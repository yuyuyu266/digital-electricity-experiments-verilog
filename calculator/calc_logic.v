==> flow/design.v <==
module calc_logic(
    input clk_db,            
    input rst,               
    input op_add,            
    input op_sub,            
    input op_mul,            
    input op_enter,          
    input [7:0] num_input,   
    output reg [15:0] result,    
    output reg [1:0] op_display  
);
    reg [15:0] accumulator;      
    reg [15:0] operand;          
    reg [1:0] pending_op;        
    reg first_entry;             
    always @(posedge clk_db or posedge rst) begin
        if (rst) begin
            accumulator <= 16'd0;
            operand <= 16'd0;
            pending_op <= 2'd0;
            result <= 16'd0;
            op_display <= 2'd0;
            first_entry <= 1'b1;
        end
        else begin
            operand <= {8'd0, num_input};
            if (op_enter) begin
                case (pending_op)
                    2'd0: begin
                        accumulator <= {8'd0, num_input};
                        result <= {8'd0, num_input};
                    end
                    2'd1: begin
                        accumulator <= accumulator + {8'd0, num_input};
                        result <= accumulator + {8'd0, num_input};
                    end
                    2'd2: begin
                        accumulator <= accumulator - {8'd0, num_input};
                        result <= accumulator - {8'd0, num_input};
                    end
                    2'd3: begin
                        accumulator <= accumulator * {8'd0, num_input};
                        result <= accumulator * {8'd0, num_input};
                    end
                endcase
                pending_op <= 2'd0;
                op_display <= 2'd0;
                first_entry <= 1'b0;
            end
            else if (op_add) begin
                if (first_entry) begin
                    accumulator <= {8'd0, num_input};
                    result <= {8'd0, num_input};
                    first_entry <= 1'b0;
                end
                else if (pending_op != 2'd0) begin
                    case (pending_op)
                        2'd1: begin 
                            accumulator <= accumulator + {8'd0, num_input};
                            result <= accumulator + {8'd0, num_input};
                        end
                        2'd2: begin 
                            accumulator <= accumulator - {8'd0, num_input};
                            result <= accumulator - {8'd0, num_input};
                        end
                        2'd3: begin 
                            accumulator <= accumulator * {8'd0, num_input};
                            result <= accumulator * {8'd0, num_input};
                        end
                        default: begin
                            accumulator <= accumulator;
                            result <= accumulator;
                        end
                    endcase
                end
                pending_op <= 2'd1;   
                op_display <= 2'd1;
            end
            else if (op_sub) begin
                if (first_entry) begin
                    accumulator <= {8'd0, num_input};
                    result <= {8'd0, num_input};
                    first_entry <= 1'b0;
                end
                else if (pending_op != 2'd0) begin
                    case (pending_op)
                        2'd1: begin 
                            accumulator <= accumulator + {8'd0, num_input};
                            result <= accumulator + {8'd0, num_input};
                        end
                        2'd2: begin 
                            accumulator <= accumulator - {8'd0, num_input};
                            result <= accumulator - {8'd0, num_input};
                        end
                        2'd3: begin 
                            accumulator <= accumulator * {8'd0, num_input};
                            result <= accumulator * {8'd0, num_input};
                        end
                        default: begin
                            accumulator <= accumulator;
                            result <= accumulator;
                        end
                    endcase
                end
                pending_op <= 2'd2;   
                op_display <= 2'd2;
            end
            else if (op_mul) begin
                if (first_entry) begin
                    accumulator <= {8'd0, num_input};
                    result <= {8'd0, num_input};
                    first_entry <= 1'b0;
                end
                else if (pending_op != 2'd0) begin
                    case (pending_op)
                        2'd1: begin 
                            accumulator <= accumulator + {8'd0, num_input};
                            result <= accumulator + {8'd0, num_input};
                        end
                        2'd2: begin 
                            accumulator <= accumulator - {8'd0, num_input};
                            result <= accumulator - {8'd0, num_input};
                        end
                        2'd3: begin 
                            accumulator <= accumulator * {8'd0, num_input};
                            result <= accumulator * {8'd0, num_input};
                        end
                        default: begin
                            accumulator <= accumulator;
                            result <= accumulator;
                        end
                    endcase
                end
                pending_op <= 2'd3;   
                op_display <= 2'd3;
            end
        end
    end
endmodule
Tool chain data of calc_logic --
Tool output for the design above, in the order of the flow. Line numbers count from 1 in the design file above. Operators: Yosys type, input widths -> output width; for muxes data width and select width s. Library cell names are shortened. Not given: -
Design: top calc_logic, clock input clk_db, standard-cell library sky130hd, timing corner tt_025C_1v80

Elaborated design --
Counts by Yosys on the flattened word-level netlist (proc, flatten, opt, wreduce; memories kept). Register bits leave out memories and registers merged into their read ports (data or address). Print and check cells are left out. Cells with the same type and inputs are merged into one.
Bit counts: register bits 35, bits of input ports 14, output and inout bits 18
Operators by class: $add $sub $neg 2, multiply operators 1, equality and inequality tests 3, mux-type cells 22, reduce/logical cells 3
Operators by type and width (number):
- $mux 16 | 12
- $mul 16x8->16 | 1
- $pmux 16 s4 | 1
- $pmux 16 s3 | 1
- $add 16x8->16 | 1
- $sub 16x8->16 | 1
- $mux 2 | 4
- $eq 2x2->1 const B | 2
- $reduce_bool 4->1 | 1
- $mux 1 | 4
- $eq 2x1->1 const B | 1
- $logic_not 2->1 | 1
- $reduce_bool 2->1 | 1

Depth --
Longest topological path by Yosys (ltp), each cell counted once; first at word level (registers and memories cut), then after technology mapping (sequential cells cut; the memories' decode and read muxes count).
Logic depth: depth after elaboration 8, ABC_AREA 0, mapped depth 19, depth with buffers taken out 18

Synthesis result --
Source: synth_stat.txt of the flow (Yosys; design flattened, memories mapped). It holds for the ABC_AREA given above (unset counts as 0); a run with the other value may have another netlist. The area totals of this step are shown rounded.
Cell types:
- fa_1 | number 62, area in all 1241.19 µm²
- ha_1 | number 40, area in all 500.48 µm²
- dfrtp_1 | number 18, area in all 450.432 µm²
- and2_1 | number 60, area in all 375.36 µm²
- inv_1 | number 85, area in all 319.056 µm²
- nand2_1 | number 53, area in all 198.941 µm²
- xnor2_1 | number 21, area in all 183.926 µm²
- nor2_1 | number 47, area in all 176.419 µm²
- xor2_1 | number 14, area in all 122.618 µm²
- o21ai_0 | number 24, area in all 120.115 µm²
- a21oi_1 | number 22, area in all 110.106 µm²
- o211ai_1 | number 11, area in all 82.579 µm²
- clkbuf_1 | number 19, area in all 71.318 µm²
- a211oi_1 | number 9, area in all 67.565 µm²
- a21o_1 | number 9, area in all 67.565 µm²
- nor3_1 | number 12, area in all 60.058 µm²
- o21a_1 | number 6, area in all 45.043 µm²
- nor2b_1 | number 7, area in all 43.792 µm²
Other cell types: 47; their cells: 94.
Mapped netlist: cells in the netlist 613, cell area after synthesis 5020 µm², mapped flip-flops 19

Path before layout --
Path of least setup slack by OpenSTA after synthesis, without wires, with an ideal clock, recovery checks aside; 20% of the period is set as input and as output delay. Where synthesis merged equal registers, the netlist keeps one of their names.
Path post-synthesis: path kind input to register, from input num_input[2], to register result[13], period 5240 ps, setup time 66 ps, time at the first pin 1048 ps, data arrival time 4954 ps, data required time 5174 ps, setup slack 220 ps, delay of the path 3972 ps, driving pins on the path 17, synthesis period reached 5020 ps
"delay of the path" = arrival - input delay + setup time. "driving pins on the path" counts driving pins, that of a launching flip-flop among them; a cell with two outputs on the path counts twice. "synthesis period reached" is the clock period less the worst setup slack; recovery checks do not enter. This is arithmetic on one report: input and output delays are still those of the set period (20% each). The rows between start and end are the longest chain of elaborated cells between them; the timing report does not say that the signal goes this way. Where chains are equally long, one stands for them. A line is the first line of the expression or statement that the cell stems from. Yosys adds cells for indexed reads and writes and turns some case tables into memories. A register here has more assigning lines than the two given.
Between the ends, post-synthesis: cells stage by stage clkbuf_1 > nand2_1 > fa_1 > fa_1 > inv_1 > fa_1 > inv_1 > fa_1 > inv_1 > ha_1 > o21ai_0 > o21ai_0 > a311oi_1 > xnor2_1 > nor2_1 > a2111oi_2 > a221o_1, length of the longest elaborated chain 8, elaborated cells between the ends (all ways) 11
Ends and longest elaborated chain, post-synthesis:
- start: declaration | line 8 | input [7:0] num_input,
- $mul 16x8->16 | line 126 | result <= accumulator * {8'd0, num_input};
- $pmux 16 s3 | line 115 | case (pending_op)
- $mux 16 | line 114 | else if (pending_op != 2'd0) begin
- $mux 16 | line 109 | if (first_entry) begin
- $mux 16 | line 108 | else if (op_mul) begin
- $mux 16 | line 79 | else if (op_sub) begin
- $mux 16 | line 50 | else if (op_add) begin
- $mux 16 | line 27 | if (op_enter) begin
- end: assignment | line 31 | result <= {8'd0, num_input};
- end: assignment | line 35 | result <= accumulator + {8'd0, num_input};
- end: declaration | line 9 | output reg [15:0] result,

Timing after layout --
From the final timing report of flow run A: the path of least setup slack in the routed layout; clock arrival at registers is part of the times. The path's times are printed in steps of 10 ps; the period is the one set.
Path after layout: path kind input to register, from input num_input[4], to register result[13], period 4350 ps, setup time 120 ps, time at the first pin 870 ps, data arrival time 4910 ps, data required time 4490 ps, setup slack -420 ps, driving pins on the path 18
The rows between start and end are the longest chain of elaborated cells between them; the timing report does not say that the signal goes this way. Where chains are equally long, one stands for them. A register here has more assigning lines than the two given.
Between the ends, after layout: cells stage by stage buf_4 > bufbuf_16 > and2_1 > fa_2 > fa_1 > fa_1 > inv_1 > fa_1 > inv_1 > ha_4 > o21ai_2 > o21ai_2 > a311oi_2 > buf_4 > xnor2_4 > nor2_4 > a211oi_2 > a221o_1, length of the longest elaborated chain 8, elaborated cells between the ends (all ways) 11
Ends and longest elaborated chain, after layout:
- start: declaration | line 8 | input [7:0] num_input,
- $mul 16x8->16 | line 126 | result <= accumulator * {8'd0, num_input};
- $pmux 16 s3 | line 115 | case (pending_op)
- $mux 16 | line 114 | else if (pending_op != 2'd0) begin
- $mux 16 | line 109 | if (first_entry) begin
- $mux 16 | line 108 | else if (op_mul) begin
- $mux 16 | line 79 | else if (op_sub) begin
- $mux 16 | line 50 | else if (op_add) begin
- $mux 16 | line 27 | if (op_enter) begin
- end: assignment | line 31 | result <= {8'd0, num_input};
- end: assignment | line 35 | result <= accumulator + {8'd0, num_input};
- end: declaration | line 9 | output reg [15:0] result,

## Implementation results

Record of 2 stored runs of the RTL-to-layout flow on calc_logic, platform sky130hd. The runs are unordered. Constraints: input delay and output delay 20% of the set period each, output load 0.01 pF.
"reached clock period" = clock period - worst setup slack. The figure is calculated, with input and output delays left at 20% of the set period.
Values from the reports are rounded here.

[flow run A] flow files
==> flow/run.sh <==
#!/bin/bash
# the make line also repeats the synthesis and layout settings of config.mk as NAME=value (left out here)
make -C /OpenROAD-flow-scripts/flow DESIGN_CONFIG=/design/flow/config.mk WORK_HOME=/design/flow/orfs CLKGATE_MAP_FILE= finish
==> flow/config.mk <==
export PLATFORM = sky130hd
export DESIGN_NAME = calc_logic
export DESIGN_NICKNAME = calc_logic
export VERILOG_FILES = /design/flow/design.v
export SDC_FILE = /design/flow/constraint.sdc
export NUM_CORES = 4
export LEC_CHECK = 0
export CAP_MARGIN = 20
export CORE_ASPECT_RATIO = 1.67
export CORE_MARGIN = 2
export CORE_UTILIZATION = 39
export GPL_TIMING_DRIVEN = 0
export PLACE_DENSITY = 0.64
export SETUP_SLACK_MARGIN = 0.87
export SLEW_MARGIN = 20
export TNS_END_PERCENT = 10
==> flow/constraint.sdc <==
create_clock -name core_clock -period 4.35 [get_ports {clk_db}]
set_input_delay 0.8700 -clock core_clock [delete_from_list [all_inputs] [get_ports {clk_db}]]
set_output_delay 0.8700 -clock core_clock [all_outputs]
set_load 0.01 [all_outputs]

[flow run A] result: smallest hold slack 510 ps; reached clock period 4772 ps; die size 13800 µm²; standard-cell area of the final layout 6060 µm²; worst slack on setup checks -422 ps; netlist area reported by Yosys 5020 µm²

[flow run B] flow files
==> flow/run.sh <==
#!/bin/bash
# the make line also repeats the synthesis and layout settings of config.mk as NAME=value (left out here)
make -C /OpenROAD-flow-scripts/flow DESIGN_CONFIG=/design/flow/config.mk WORK_HOME=/design/flow/orfs CLKGATE_MAP_FILE= finish
==> flow/config.mk <==
export PLATFORM = sky130hd
export DESIGN_NAME = calc_logic
export DESIGN_NICKNAME = calc_logic
export VERILOG_FILES = /design/flow/design.v
export SDC_FILE = /design/flow/constraint.sdc
export NUM_CORES = 4
export LEC_CHECK = 0
export CAP_MARGIN = 20
export CORE_MARGIN = 2
export CORE_UTILIZATION = 21
export SLEW_MARGIN = 20
==> flow/constraint.sdc <==
create_clock -name core_clock -period 5.41 [get_ports {clk_db}]
set_input_delay 1.0820 -clock core_clock [delete_from_list [all_inputs] [get_ports {clk_db}]]
set_output_delay 1.0820 -clock core_clock [all_outputs]
set_load 0.01 [all_outputs]

[flow run B] result: smallest hold slack 510 ps; reached clock period 5146 ps; standard-cell area of the final layout 6230 µm²; netlist area reported by Yosys 5020 µm²; die size 25200 µm²; worst slack on setup checks 264 ps
