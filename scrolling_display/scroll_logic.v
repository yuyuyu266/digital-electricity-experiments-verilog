==> flow/design.v <==
module scroll_logic(
    input clk_4Hz,           
    input rst,               
    input pause,             
    output reg [4:0] char0,  
    output reg [4:0] char1,  
    output reg [4:0] char2,  
    output reg [4:0] char3,  
    output reg [4:0] char4,  
    output reg [4:0] char5,  
    output reg [4:0] char6,  
    output reg [4:0] char7   
);
    localparam MSG_LEN = 24;
    reg [4:0] message [0:MSG_LEN-1];
    reg [4:0] scroll_pos;
    initial begin
        message[0]  = 5'd16;  
        message[1]  = 5'd16;  
        message[2]  = 5'd16;  
        message[3]  = 5'd16;  
        message[4]  = 5'd16;  
        message[5]  = 5'd16;  
        message[6]  = 5'd16;  
        message[7]  = 5'd16;  
        message[8]  = 5'd10;  
        message[9]  = 5'd11;  
        message[10] = 5'd12;  
        message[11] = 5'd16;  
        message[12] = 5'd13;  
        message[13] = 5'd14;  
        message[14] = 5'd15;  
        message[15] = 5'd16;  
        message[16] = 5'd2;   
        message[17] = 5'd0;   
        message[18] = 5'd1;   
        message[19] = 5'd9;   
        message[20] = 5'd0;   
        message[21] = 5'd0;   
        message[22] = 5'd0;   
        message[23] = 5'd0;   
    end
    always @(posedge clk_4Hz or posedge rst) begin
        if (rst) begin
            scroll_pos <= 5'd0;
        end
        else if (!pause) begin
            if (scroll_pos >= MSG_LEN - 1)
                scroll_pos <= 5'd0;
            else
                scroll_pos <= scroll_pos + 1'b1;
        end
    end
    always @(*) begin
        char7 = message[(scroll_pos + 0) % MSG_LEN];
        char6 = message[(scroll_pos + 1) % MSG_LEN];
        char5 = message[(scroll_pos + 2) % MSG_LEN];
        char4 = message[(scroll_pos + 3) % MSG_LEN];
        char3 = message[(scroll_pos + 4) % MSG_LEN];
        char2 = message[(scroll_pos + 5) % MSG_LEN];
        char1 = message[(scroll_pos + 6) % MSG_LEN];
        char0 = message[(scroll_pos + 7) % MSG_LEN];
    end
endmodule
Step by step through the tools: scroll_logic
Tool output for the design above, in the order of the flow.
Line numbers count from 1 in the design file above.
Operators: Yosys type, input widths -> output width; for muxes data width and select width s.
Cell names lack the library's common part.
{ "setup": {"top": "scroll_logic", "clk_port": "clk_4Hz", "cell_library": "sky130hd", "lib_corner": "tt_025C_1v80"} }

Elaborated design
Counts by Yosys on the flattened word-level netlist (proc, flatten, opt, wreduce; memories kept). Register bits leave out memories and registers merged into their read ports (data or address); mux counts leave out enables and synchronous resets folded into registers. Print and check cells are left out.
Memory sizes are those after Yosys's memory passes, which may raise the word count (mostly to a power of two), join words into wider ones and drop unused or constant bits.
{ "word_totals": {"reg_bits": 5, "rom_bits": 120, "memories": 1, "word_cells": 20} }
{ "op_classes": {"n_addsub": 8, "div_mod_pow": 8, "n_cmp": 1, "muxes": 1} }
{ "mem_list": {"columns": ["name", "words", "width", "read_ports", "write_ports", "line", "source"], "rows": [
  ["message", 24, 5, 8, 0, 15, "reg [4:0] message [0:MSG_LEN-1];"]
]} }
{ "op_table": {"columns": ["cell", "n"], "rows": [
  ["$mod 32x5->32 const B", 7],
  ["$mod 5x5->32 const B", 1],
  ["$add 5x3->6 const B", 4],
  ["$add 5x2->6 const B", 2],
  ["$add 5x1->6 const B", 1],
  ["$add 5x1->5 const B", 1],
  ["$ge 5x5->1 const B", 1],
  ["$mux 5", 1]
]} }

Longest topological paths
Yosys ltp: most cells in a row. Word level: on the elaborated netlist, between registers, memories and ports. Mapped: between sequential cells and ports; inverters and the memories' decode and read muxes count.
{ "depth": {"ltp_word": 2, "ABC_AREA": 0, "ltp_mapped": 13, "mapped_depth_nobuf": 11} }

After synthesis
Source: synth_stat.txt of the flow (Yosys; design flattened, memories mapped). It holds for the ABC_AREA given above (unset counts as 0); a run with the other value may have another netlist.
{ "types": {"columns": ["cell", "n"], "rows": [
  ["ha_1", 34],
  ["a21oi_1", 29],
  ["dfrtp_1", 5],
  ["nand2_1", 29],
  ["nor2_1", 24],
  ["inv_1", 21],
  ["o2bb2ai_1", 8],
  ["xnor2_1", 8],
  ["o21ai_0", 12],
  ["mux2i_1", 5],
  ["a21o_1", 6],
  ["a32o_1", 4],
  ["nor2b_1", 6],
  ["a22o_1", 4],
  ["xnor2_2", 2],
  ["nand2b_1", 5],
  ["nor3_1", 6],
  ["buf_2", 5]
]} }
Not listed: further types 46, cells in them 75.
{ "synth_totals": {"stdcells": 288, "mapped_area_um2": 2085.8, "seq_area_um2": 125.1, "ff_cells": 5, "n_buf": 15} }

Worst setup path after synthesis
OpenSTA on the mapped netlist: ideal clock, no wires. The path of least setup slack (recovery checks aside). Input and output delay are each 20% of the period. Register names are those of the netlist, which keeps one name where synthesis merged equal registers.
{ "synth_timing": {"path_type": "reg2out", "from": "register scroll_pos[2]", "to": "output port char3[3]", "clock_period_ps": 4040, "out_delay_ps": 808, "t_first_pin_ps": 0, "arrival_time_ps": 3434, "slack_ps": -202, "path_delay_ps": 3434, "stages": 12, "n_path_buf": 1, "period_less_setup_slack_ps": 4242} }
"path_delay_ps" = arrival - input delay + setup time.
At an output port there is no setup time.
"stages": output pins that drive a net of the path, with the launching flip-flop's if there is one; two outputs of one cell count as two.
"period_less_setup_slack_ps" is the clock period less the worst setup slack; recovery checks do not enter. This is arithmetic on one report: input and output delays are still those of the set period (20% each).
The rows between start and end are the longest chain of elaborated cells between them; the timing report does not say that the signal goes this way. Where chains are equally long, one stands for them.
Each line given opens the expression or statement behind the cell; cells for indexed reads and writes are added by Yosys, which also makes memories of some case tables.
The chain passes a memory read, where the word-level depth is cut; so it can be longer than that depth.
At most two assigning lines are given for a register; there are more.
{ "synth_between": {"path_cell_list": "dfrtp_1 clkbuf_1 inv_1 ha_1 and3b_1 nor2_1 ha_1 or3b_1 o31a_1 a21o_4 xnor2_1 o31ai_1", "elab_chain_len": 3, "cells_between": 3, "lines_between": 2, "classes_between": "add/sub: 1; div: 1; memory: 1"} }
{ "synth_lines": {"columns": ["element", "line", "source"], "rows": [
  ["from (decl)", 16, "reg [4:0] scroll_pos;"],
  ["from (assign)", 45, "scroll_pos <= 5'd0;"],
  ["from (assign)", 51, "scroll_pos <= scroll_pos + 1'b1;"],
  ["$add 5x3->6", 59, "char3 = message[(scroll_pos + 4) % MSG_LEN];"],
  ["$mod 32x5->32", 59, null],
  ["$mem_v2 24x5", 15, "reg [4:0] message [0:MSG_LEN-1];"],
  ["to (decl)", 8, "output reg [4:0] char3,"]
]} }

Path in the finished layout
From the final timing report of flow run A: the path of least setup slack in the routed layout; clock arrival at registers is part of the times.
The report prints the path's times to 10 ps; the period is as set.
{ "layout_timing": {"path_type": "reg2out", "from": "register scroll_pos[2]", "to": "output port char3[3]", "clock_period_ps": 6540, "out_delay_ps": 1310, "t_first_pin_ps": 220, "arrival_time_ps": 4050, "slack_ps": 1180, "stages": 13, "n_path_buf": 2} }
The rows between start and end are the longest chain of elaborated cells between them; the timing report does not say that the signal goes this way. Where chains are equally long, one stands for them.
The chain passes a memory read, where the word-level depth is cut; so it can be longer than that depth.
At most two assigning lines are given for a register; there are more.
{ "layout_between": {"path_cell_list": "dfrtp_2 buf_2 clkinvlp_4 ha_2 and3b_2 nor2_1 ha_1 or3b_1 o31a_1 a21o_4 xnor2_1 o31ai_1 clkdlybuf4s50_1", "elab_chain_len": 3, "cells_between": 3, "lines_between": 2, "classes_between": "add/sub: 1; div: 1; memory: 1"} }
{ "layout_lines": {"columns": ["element", "line", "source"], "rows": [
  ["from (decl)", 16, "reg [4:0] scroll_pos;"],
  ["from (assign)", 45, "scroll_pos <= 5'd0;"],
  ["from (assign)", 51, "scroll_pos <= scroll_pos + 1'b1;"],
  ["$add 5x3->6", 59, "char3 = message[(scroll_pos + 4) % MSG_LEN];"],
  ["$mod 32x5->32", 59, null],
  ["$mem_v2 24x5", 15, "reg [4:0] message [0:MSG_LEN-1];"],
  ["to (decl)", 8, "output reg [4:0] char3,"]
]} }

Subject: flow runs of scroll_logic

Hi,

Settings and measured results of 2 stored flow runs for module scroll_logic (sky130hd), not sorted in any way. The constraints put input and output delay at 20% of the set period each and load the outputs with 0.01 pF.
"period reached" means the clock period less the worst setup slack. The figure is calculated, with input and output delays left at 20% of the set period.
"worst setup path time": the worst setup path's part of the clock period (all of it between registers, 20% less for each end at a port) less its slack. A launch clock that arrives late makes it longer, a capture clock that arrives late makes it shorter.
By "total design power" is meant OpenSTA's value without simulated activity: inputs other than the clock are taken to toggle once in ten clock periods, and the tool carries that through the logic.
"worst setup path time" is given in steps of 10 ps.

==> flow run A: settings <==
{ "period_ns": 6.54, "CORE_UTILIZATION": 59, "SETUP_SLACK_MARGIN": 1.06, "PLACE_DENSITY_LB_ADDON": 0.11, "CORE_ASPECT_RATIO": 0.58, "CELL_PAD_IN_SITES_DETAIL_PLACEMENT": 0, "GPL_TIMING_DRIVEN": 0, "GPL_ROUTABILITY_DRIVEN": 0, "CTS_CLUSTER_DIAMETER": 41, "CAP_MARGIN": 0, "SLEW_MARGIN": 35, "MIN_ROUTING_LAYER": "met1", "MAX_ROUTING_LAYER": "met5", "CORE_MARGIN": 2 }
==> flow run A: results <==
worst hold slack: 812 ps
total design power: 1737 uW
area of the standard cells in the finished layout: 2687.6 um^2
worst setup path time: 4050 ps
class of the worst setup path: reg2out
setup slack of the worst path: 1179 ps
utilization after routing: 0.794
post-synthesis cell area: 2085.8 um^2
post-route setup TNS: 0 ps
period reached: 5361 ps
area inside the die boundary: 4044.4 um^2

==> flow run B: settings <==
{ "period_ns": 5.45, "CORE_UTILIZATION": 30, "SETUP_SLACK_MARGIN": 0.82, "PLACE_DENSITY_LB_ADDON": 0.3, "CELL_PAD_IN_SITES_GLOBAL_PLACEMENT": 2, "CELL_PAD_IN_SITES_DETAIL_PLACEMENT": 2, "ABC_AREA": 0, "GPL_TIMING_DRIVEN": 1, "CTS_CLUSTER_DIAMETER": 177, "MIN_ROUTING_LAYER": "met1", "CAP_MARGIN": 20, "CORE_MARGIN": 2, "SLEW_MARGIN": 20 }
==> flow run B: results <==
worst hold slack: 801 ps
total design power: 2148 uW
area of the standard cells in the finished layout: 2760.2 um^2
worst setup path time: 3460 ps
class of the worst setup path: reg2out
setup slack of the worst path: 901 ps
utilization after routing: 0.409
post-synthesis cell area: 2085.8 um^2
post-route setup TNS: 0 ps
period reached: 4549 ps
area inside the die boundary: 7635.3 um^2

Regards
